==> flow/design.v <==
module alu
  #(
    parameter                                       NB_DATA                     = 8 ,    
    parameter                                       NB_OPERATION                = 6 ,     
    localparam ADD =        6'b100000,
    localparam SUB =        6'b100010,
    localparam AND =        6'b100100,
    localparam OR  =        6'b100101,
    localparam XOR =        6'b100110,
    localparam SRA =        6'b000011,
    localparam SRL =        6'b000010,
    localparam NOR =        6'b100111
    )
   (
    output reg [NB_DATA-1:0] o_result ,  
    input wire [NB_DATA-1:0] i_data_a,
    input wire [NB_DATA-1:0] i_data_b,
    input wire [NB_OPERATION-1:0] i_op
    ) ;
   integer                   i;
   always @(*)
     begin
        case(i_op)
          ADD:  
            o_result = i_data_a + i_data_b ;
          SUB:  
            o_result = i_data_a - i_data_b ;
          AND:  
            o_result = i_data_a & i_data_b ;
          OR:  
            o_result = i_data_a | i_data_b ;
          XOR:  
            o_result = i_data_a ^ i_data_b ;
          SRA: begin 
             o_result = 'b0;
             for(i = 0; i<2**NB_DATA; i=i+1) begin
                if(i_data_b == i)
                  o_result = $signed(i_data_a) >>> i;
             end
          end
          SRL: begin 
             o_result = 'b0;
             for(i = 0; i<2**NB_DATA; i=i+1) begin
                if(i_data_b == i)
                  o_result = i_data_a >> i;
             end
          end
          NOR:  
            o_result = ~ (i_data_a & i_data_b);
          default: o_result = {NB_DATA{1'b1}};
        endcase
     end
endmodule
module top_level
  #(
    parameter NB_DATA = 4,
    parameter NB_OPERATION = 4
    )
   (
    output [3:0] o_led,
    input [3:0]  i_sw,
    input        i_clk,
    input        i_btnU,
    input        i_btnR,
    input        i_btnC,
    input        i_btnL
    );
   wire [NB_DATA-1:0] i_data;
   wire               i_clock;
   wire               i_reset;
   wire [2:0]         i_valid;
   reg [NB_DATA-1:0]  data_a ;
   reg [NB_DATA-1:0]  data_b ;
   reg [NB_OPERATION-1:0] op ;
   assign i_data = i_sw;
   assign i_valid[0] = i_btnR;
   assign i_valid[1] = i_btnC;
   assign i_valid[2] = i_btnL;
   assign i_clock = i_clk;
   assign i_reset = i_btnU;
   always @(posedge i_clock) begin
      if (i_reset) begin
         data_a <= 'b0 ;
         data_b <= 'b0 ;
         op <= 'b0 ;
      end
      else begin
         case(1'b1)
           i_valid[0]: data_a <= i_data;
           i_valid[1]: data_b <= i_data;
           i_valid[2]: op <= i_data[NB_OPERATION-1:0];
         endcase
      end
   end
    alu#(
         .NB_DATA(NB_DATA),
         .NB_OPERATION(NB_OPERATION)
         )
   u_alu(
         .o_result(o_led),
         .i_data_a(data_a),
         .i_data_b(data_b),
         .i_op(op)
         );
endmodule
### Tool chain data of top_level

Tool output for the design above, in the order of the flow.
Line numbers count from 1 in the design file above.
A cell with -- has no value.

| design | value |
|---|---|
| design top | top_level |
| clock input | i_clk |
| cell library | sky130hd |
| timing corner | tt_025C_1v80 |

### Word level

Source: Yosys, flattened and elaborated, memories not mapped. Widths are those after wreduce. Registers that Yosys merges into a memory's read port (data or address) are not register bits. Print and check cells do not count. Equal cells are merged and count once.

| operators by class | value |
|---|---|
| eq/ne operators | 17 |
| mux-type cells | 32 |
| bitwise logic cells | 2 |
| reduce/logical cells | 3 |

Operator list:

| operator | number |
|---|---|
| 2-to-1 mux 4 bit | 31 |
| equality test 4 bit (second input constant) | 8 |
| equality test 4 x 2 -> 1 bit (second input constant) | 4 |
| equality test 4 x 3 -> 1 bit (second input constant) | 4 |
| parallel mux 4 bit (select 2 bit) | 1 |
| equality test 4 x 1 -> 1 bit (second input constant) | 1 |
| logical NOT 4 bit | 1 |
| AND reduction 3 bit | 1 |
| inverter 1 bit | 2 |
| AND reduction 2 bit | 1 |

| word-level totals | value |
|---|---|
| register bits | 12 |
| input port bits | 9 |
| output and inout bits | 4 |
| elaborated cells | 57 |

### Depth

Depth = most cells in a row (Yosys ltp): at word level without a register or memory, in the mapped netlist without a sequential cell, where the memories' decode and read muxes count.

| depth | value |
|---|---|
| word-level depth | 18 |
| ABC_AREA | 0 |
| gate-level depth with buffers | 5 |
| depth with buffers taken out | 3 |

### Netlist

Source: synth_stat.txt of the flow (Yosys; design flattened, memories mapped). It holds for the ABC_AREA given above (unset counts as 0); a run with the other value may have another netlist.
Totals and module areas in this step are rounded.

Cell types:

| cell | number | area in all (um2) |
|---|---|---|
| sky130_fd_sc_hd__dfxtp_1 | 12 | 240.23 |
| sky130_fd_sc_hd__mux2i_1 | 13 | 130.125 |
| sky130_fd_sc_hd__nor2_1 | 13 | 48.797 |
| sky130_fd_sc_hd__buf_6 | 2 | 22.522 |
| sky130_fd_sc_hd__mux4_2 | 1 | 22.522 |
| sky130_fd_sc_hd__nor3b_4 | 1 | 18.768 |
| sky130_fd_sc_hd__o211ai_1 | 2 | 15.014 |
| sky130_fd_sc_hd__nor3b_2 | 1 | 12.512 |
| sky130_fd_sc_hd__nor4_1 | 2 | 12.512 |
| sky130_fd_sc_hd__nand2_1 | 3 | 11.261 |
| sky130_fd_sc_hd__a311o_1 | 1 | 10.01 |
| sky130_fd_sc_hd__o21ai_0 | 2 | 10.01 |
| sky130_fd_sc_hd__a211oi_1 | 1 | 7.507 |
| sky130_fd_sc_hd__a21boi_1 | 1 | 7.507 |
| sky130_fd_sc_hd__nor2b_1 | 1 | 6.256 |
| sky130_fd_sc_hd__buf_2 | 1 | 5.005 |
| sky130_fd_sc_hd__nand3_1 | 1 | 5.005 |
| sky130_fd_sc_hd__nor3_1 | 1 | 5.005 |
| sky130_fd_sc_hd__clkbuf_1 | 1 | 3.754 |

| mapped netlist | value |
|---|---|
| cell count | 60 |
| mapped area | 594 um2 |
| sequential part of the area | 240 um2 |
| mapped flip-flops | 12 |
| buffer cells | 4 |

The figures by module come from a second, unflattened synthesis with its own total; it is not the netlist above.

| unflattened totals | value |
|---|---|
| cells (unflattened synthesis) | 75 |
| area (unflattened synthesis) | 697 um2 |

Each row is one instance without its submodules.

Modules:

| module | instances | cells | area (um2) | seq. area (um2) |
|---|---|---|---|---|
| top_level | 1 | 41 | 450 | 240 |
| alu | 1 | 34 | 246 | 0.0 |

### Worst setup path after synthesis

Source: OpenSTA report_checks on the synthesized netlist (no wires, ideal clock, input and output delay 20% of the period each), path of least setup slack; recovery checks are left aside. Register names are those of the netlist, which keeps one name where synthesis merged equal registers.

| timing path after synthesis | value |
|---|---|
| path type | reg2out |
| start | register data_b[0] |
| end | output port o_led[0] |
| period | 2310 ps |
| external output delay | 462 ps |
| time at the first pin | 0 ps |
| data arrival time | 1090 ps |
| data required time | 1848 ps |
| slack | 758 ps |
| path delay | 1090 ps |
| driving pins on the path | 5 |
| path buffers | 1 |
| synthesis period reached | 1552 ps |

"path delay" is the arrival time less input delay plus setup time.
A path that ends at an output port has no setup time.
"driving pins on the path" counts driving pins, that of a launching flip-flop among them; a cell with two outputs on the path counts twice.
"synthesis period reached" is the clock period less the worst setup slack; recovery checks do not enter. This is arithmetic on one report: input and output delays are still those of the set period (20% each).
The rows between start and end are the longest chain of elaborated cells between them; the timing report does not say that the signal goes this way. Where chains are equally long, one stands for them.
Each line given opens the expression or statement behind the cell; cells for indexed reads and writes are added by Yosys, which also makes memories of some case tables.

| on the way, after synthesis | value |
|---|---|
| cell sequence | sky130_fd_sc_hd__dfxtp_1 -> sky130_fd_sc_hd__buf_6 -> sky130_fd_sc_hd__mux4_2 -> sky130_fd_sc_hd__nand2_1 -> sky130_fd_sc_hd__o211ai_1 |
| length of the longest elaborated chain | 18 |
| elaborated cells on any way between the ends | 48 |
| classes of those cells | eq/ne (15); mux (32); reduce/logical (1) |

Ends and longest elaborated chain, after synthesis:

| item | line | text |
|---|---|---|
| from (decl) | 73 | `reg [NB_DATA-1:0]  data_b ;` |
| from (assign) | 84 | `data_b <= 'b0 ;` |
| from (assign) | 90 | `i_valid[1]: data_b <= i_data;` |
| logical NOT 4 bit | 44 | `if(i_data_b == i)` |
| 2-to-1 mux 4 bit (16 in a row) | 44 |  |
| parallel mux 4 bit (select 2 bit) | 23 | `case(i_op)` |
| to (decl) | 60 | `output [3:0] o_led,` |

### Worst path after layout

From the final timing report of flow run A: the path of least setup slack in the routed layout; clock arrival at registers is part of the times.
The report prints the path's times to 10 ps; the period is as set.

| timing path post-layout | value |
|---|---|
| path type | reg2out |
| start | register data_b[0] |
| end | output port o_led[0] |
| period | 1660 ps |
| external output delay | 330 ps |
| time at the first pin | 260 ps |
| data arrival time | 1460 ps |
| data required time | 1330 ps |
| slack | -140 ps |
| driving pins on the path | 5 |
| path buffers | 1 |

The rows between start and end are the longest chain of elaborated cells between them; the timing report does not say that the signal goes this way. Where chains are equally long, one stands for them.

| on the way, post-layout | value |
|---|---|
| cell sequence | sky130_fd_sc_hd__dfxtp_4 -> sky130_fd_sc_hd__mux4_2 -> sky130_fd_sc_hd__nand2_1 -> sky130_fd_sc_hd__o211ai_1 -> sky130_fd_sc_hd__buf_2 |
| length of the longest elaborated chain | 18 |
| elaborated cells on any way between the ends | 48 |
| classes of those cells | eq/ne (15); mux (32); reduce/logical (1) |

Ends and longest elaborated chain, post-layout:

| item | line | text |
|---|---|---|
| from (decl) | 73 | `reg [NB_DATA-1:0]  data_b ;` |
| from (assign) | 84 | `data_b <= 'b0 ;` |
| from (assign) | 90 | `i_valid[1]: data_b <= i_data;` |
| logical NOT 4 bit | 44 | `if(i_data_b == i)` |
| 2-to-1 mux 4 bit (16 in a row) | 44 |  |
| parallel mux 4 bit (select 2 bit) | 23 | `case(i_op)` |
| to (decl) | 60 | `output [3:0] o_led,` |

FLOW RESULTS
============

Design top_level on sky130hd. What follows are 2 stored runs of the flow, each under its own settings; their order means nothing. The constraints put input and output delay at 20% of the set period each and load the outputs with 0.01 pF.
"reached clock period": clock period set for the run, less the worst setup slack. It is reckoned from that one timing run; input and output delays stay at 20% of the period that was set.
"time of the worst setup path" = time allowed to the worst setup path (clock period - input delay - output delay, where it has them) - its slack; a late launch clock adds to it, a late capture clock takes from it.
"total power of the final layout" is the tool's figure for a default switching activity; nothing was simulated.
"time of the worst setup path" is given in steps of 10 ps.
Values from the reports are rounded here.
A setting shown as -- is not set for that run.

| name | flow run A | flow run B |
|---|---|---|
| period_ns | 1.66 | 1.75 |
| SETUP_SLACK_MARGIN | 0.12 | 0.16 |
| CAP_MARGIN | 20 | 15 |
| CORE_MARGIN | 2 | 2 |
| CORE_UTILIZATION | 40 | 30 |
| SLEW_MARGIN | 20 | 40 |
| PLACE_DENSITY | -- | 0.35 |
| TNS_END_PERCENT | -- | 60 |
| ABC_AREA | -- | 0 |
| CTS_CLUSTER_DIAMETER | -- | 47 |
| MIN_ROUTING_LAYER | -- | met2 |
| synthesis area (um2) | 594 | 594 |
| die size (um2) | 1810 | 2350 |
| standard-cell area after layout (um2) | 907 | 822 |
| post-layout utilization | 0.672 | 0.428 |
| setup slack of the worst path (ps) | -137 | -17 |
| summed negative setup slack (ps) | -257 | -34 |
| smallest hold slack (ps) | 486 | 500 |
| total power of the final layout (µW) | 623 | 579 |
| reached clock period (ps) | 1797 | 1767 |
| time of the worst setup path (ps) | 1460 | 1420 |
| worst setup path kind | reg2out | reg2out |
