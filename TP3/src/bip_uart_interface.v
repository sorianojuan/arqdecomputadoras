==> flow/design.v <==
module bip_uart_interface
	#(
		parameter                                   NB_DATA = 16,
		parameter                                   NB_DATATX = 16,
		parameter                                   N_ADDR = 16, 
		parameter                                   LOG2_N_INSMEM_ADDR = 11,
		parameter                                   N_WORD_BUFFER = 30,
        parameter                                   NB_TIMER = 4
		)
	 (
		output [NB_DATA-1:0]                        o_data,
		output                                      o_tx_start,
		output                                      o_valid,
		input                                       i_tx_done,
		input [NB_DATA-1:0]                         i_acc, 
		input [NB_DATA-1:0]                         i_instruction,
		input [LOG2_N_INSMEM_ADDR-1:0]              i_nclock,
		input                                       i_clock, 
		input 										i_reset
		);
	localparam 								  		MAX_INSTR = 10;
    reg             [NB_DATA-1:0]               	acc_bank [N_ADDR-1:0] ;
    reg             [NB_DATA-1:0]               	ins_bank [N_ADDR-1:0] ;
    reg             [NB_DATA-1:0]               	ncl_bank [N_ADDR-1:0] ;
    reg             [NB_DATA-1:0]                 	data ;   
    reg 			[NB_TIMER-1:0]		timer_wr ;
    reg 			[NB_TIMER+2-1:0]		timer_rd ;
    reg 			[NB_TIMER-1:0] 		addr_rd ;
    reg                                             timeout_wr ;
    reg 											timeout_rd ;
    reg 											tx_done_d ;
    wire 			[2-1:0]							seleccion ;
    wire 											tx_done_pos ;
    always @(posedge i_clock) begin
    	if (i_reset)
    		tx_done_d <= 1'b0;
    	else
    		tx_done_d <= i_tx_done ;
    end
    assign tx_done_pos = i_tx_done & ~tx_done_d; 
    always @(posedge i_clock)begin
    	if (i_reset) begin
    		timer_wr <= {NB_TIMER{1'b0}};
    		timeout_wr <= 1'b0;
    	end
    	else if(!timeout_wr) begin
    		timer_wr <= timer_wr + 1'b1;
    		timeout_wr <= (timer_wr >= MAX_INSTR-1);
    	end
    end
    always @(posedge i_clock)begin
    	if (i_reset) begin
    		timer_rd <= {NB_TIMER{1'b0}};
    		timeout_rd <= 1'b0;
    	end
    	else if (timeout_wr && !timeout_rd && tx_done_pos) begin
    		timer_rd <= timer_rd + 1'b1 ;
    		timeout_rd <= (timer_rd >= (3*MAX_INSTR)-1) ;
    	end
    end
    always @(posedge i_clock)begin
    	if (i_reset) begin
    		addr_rd <= {NB_TIMER{1'b0}};
    	end
    	else if (tx_done_pos && ((timer_rd + 1) % 3 == 0)) begin
    		addr_rd <= addr_rd + 1'b1 ;
    	end
    end
    assign seleccion = (timer_rd == 0)? 1'b0 : (timer_rd % 3);
	assign o_valid = 1'b1;
    always @ (negedge i_clock)
    begin
        if (i_reset)
            data <= {NB_DATA{1'b0}};
        else if (!timeout_wr) begin
            acc_bank[timer_wr] <= i_acc ;
            ins_bank[timer_wr] <= i_instruction ;
            ncl_bank[timer_wr] <= i_nclock ;
        end
        else if (tx_done_pos && !timeout_rd) begin
            case (seleccion)
            	2'b00: data <= ncl_bank[addr_rd] ;
            	2'b01: data <= ins_bank[addr_rd] ;
            	2'b10: data <= acc_bank[addr_rd] ;
            	default: data <= data ;
            endcase
        end
    end
    assign o_data = data ;
    assign o_tx_start = timeout_wr && !timeout_rd ;
endmodule
[From RTL to reports: bip_uart_interface]
What the tools print for bip_uart_interface, step after step.
Line numbers count from 1 in the design file above.
Operators carry their Yosys type and port widths (W data, S select, Z words).
Cell names lack the library's common part.
Not given: -
Design
  top module: bip_uart_interface
  clock: i_clock
  standard-cell library: sky130hd
  library corner: tt_025C_1v80

[Word-level counts]
Counts by Yosys on the flattened word-level netlist (proc, flatten, opt, wreduce; memories kept). Register bits leave out memories and registers merged into their read ports (data or address). Print and check cells are left out.
Yosys's memory passes give these memory sizes; they may raise the number of words (mostly to a power of two), join words into wider ones and drop unused or constant bits.
Bit counts
  memory cells: 3
  word-level cells: 45
  register bits: 33
  RAM bits: 768
Cells by class
  add/subtract/negate cells: 4
  divide/modulo/power cells: 2
  eq/ne operators: 2
  reduce/logical cells: 10
  multiplexer cells: 13
  order comparisons: 2
  bitwise logic cells: 2
Memories
  acc_bank: depth 16, width 16, read ports 1, write ports 1, RTL line 22  | reg [NB_DATA-1:0] acc_bank [N_ADDR-1:0] ;
  ins_bank: depth 16, width 16, read ports 1, write ports 1, RTL line 23  | reg [NB_DATA-1:0] ins_bank [N_ADDR-1:0] ;
  ncl_bank: depth 16, width 16, read ports 1, write ports 1, RTL line 24  | reg [NB_DATA-1:0] ncl_bank [N_ADDR-1:0] ;
Operators with widths (number)
  $mux W16: 6
  $mod A32 B2 Y32 const B: 1
  $mod A6 B2 Y32 const B: 1
  $pmux W16 S3: 1
  $logic_not A32 Y1: 1
  $add A4 B1 Y4 const B: 2
  $mux W4: 2
  $add A6 B1 Y7 const B: 1
  $add A6 B1 Y6 const B: 1
  $ge A6 B5 Y1 const B: 1
  $logic_not A6 Y1: 1
  $logic_and A1 B1 Y1: 4
  $ge A4 B4 Y1 const B: 1
  $reduce_and A3 Y1: 1
  $reduce_bool A3 Y1: 1
  $mux W1: 3
  $eq A2 B1 Y1 const B: 1
  $eq A2 B2 Y1 const B: 1
  $logic_not A2 Y1: 1
  $mux W2: 1
  $and A1 B1 Y1: 1
  $not A1 Y1: 1
  $logic_not A1 Y1: 1

[Logic depth]
Longest topological path by Yosys (ltp), each cell counted once; first at word level (registers and memories cut), then after technology mapping (sequential cells cut; the memories' decode and read muxes count).
Depth
  depth in word-level cells: 5
  ABC_AREA: 0
  mapped depth: 27
  gate-level depth less buffers: 24

[Synthesis result]
Source: synth_stat.txt of the flow (Yosys; design flattened, memories mapped). It holds for the ABC_AREA given above (unset counts as 0); a run with the other value may have another netlist.
Mapped netlist
  flip-flops: 721
  mapped area: 28476.1 um^2
  mapped cells: 1335
  sequential part of the area: 21320.4 um^2
Cell types
  edfxtp_1: number 688, total area 2.07E+04 um^2
  mux4_2: number 215, total area 4.84E+03 um^2
  dfxtp_1: number 33, total area 660.634 um^2
  nor2_1: number 75, total area 281.52 um^2
  ha_1: number 20, total area 250.24 um^2
  a21oi_1: number 39, total area 195.187 um^2
  clkbuf_1: number 42, total area 157.651 um^2
  a22oi_1: number 17, total area 127.622 um^2
  nand2_1: number 26, total area 97.594 um^2
  buf_1: number 22, total area 82.579 um^2
  xnor2_1: number 8, total area 70.067 um^2
  inv_1: number 16, total area 60.058 um^2
  nor3_1: number 12, total area 60.058 um^2
  xor2_1: number 6, total area 52.55 um^2
  mux2i_1: number 5, total area 50.048 um^2
  nor2b_1: number 8, total area 50.048 um^2
  nand3_1: number 9, total area 45.043 um^2
  a22o_1: number 5, total area 43.792 um^2
Not listed: further types 51, cells in them 89.

Wiki page: bip_uart_interface / flow data

Settings and measured results of 2 stored flow runs for module bip_uart_interface (sky130hd), not sorted in any way. The constraints put input and output delay at 20% of the set period each and load the outputs with 0.01 pF.

settings of job 1
{
  "period_ns": 20.5,
  "CAP_MARGIN": 20,
  "CORE_MARGIN": 2,
  "CORE_UTILIZATION": 40,
  "SLEW_MARGIN": 20
}
report of job 1
yosys chip area after synthesis (um^2): 28476.1
finish__design__die__area: 73340.8
finish__design__instance__utilization: 0.5055
finish__timing__setup__ws: 3.826
finish__timing__setup__tns: 0.000
finish__timing__hold__ws: 0.471

settings of job 2
{
  "period_ns": 22.1,
  "CORE_UTILIZATION": 31,
  "SETUP_SLACK_MARGIN": 0.37,
  "PLACE_DENSITY": 0.7,
  "ABC_AREA": 1,
  "CTS_CLUSTER_DIAMETER": 271,
  "SLEW_MARGIN": 30,
  "CAP_MARGIN": 20,
  "CORE_MARGIN": 2
}
report of job 2
yosys chip area after synthesis (um^2): 29067.9
finish__design__die__area: 96233.3
finish__design__instance__utilization: 0.3907
finish__timing__setup__ws: 4.463
finish__timing__setup__tns: 0.000
finish__timing__hold__ws: 0.467
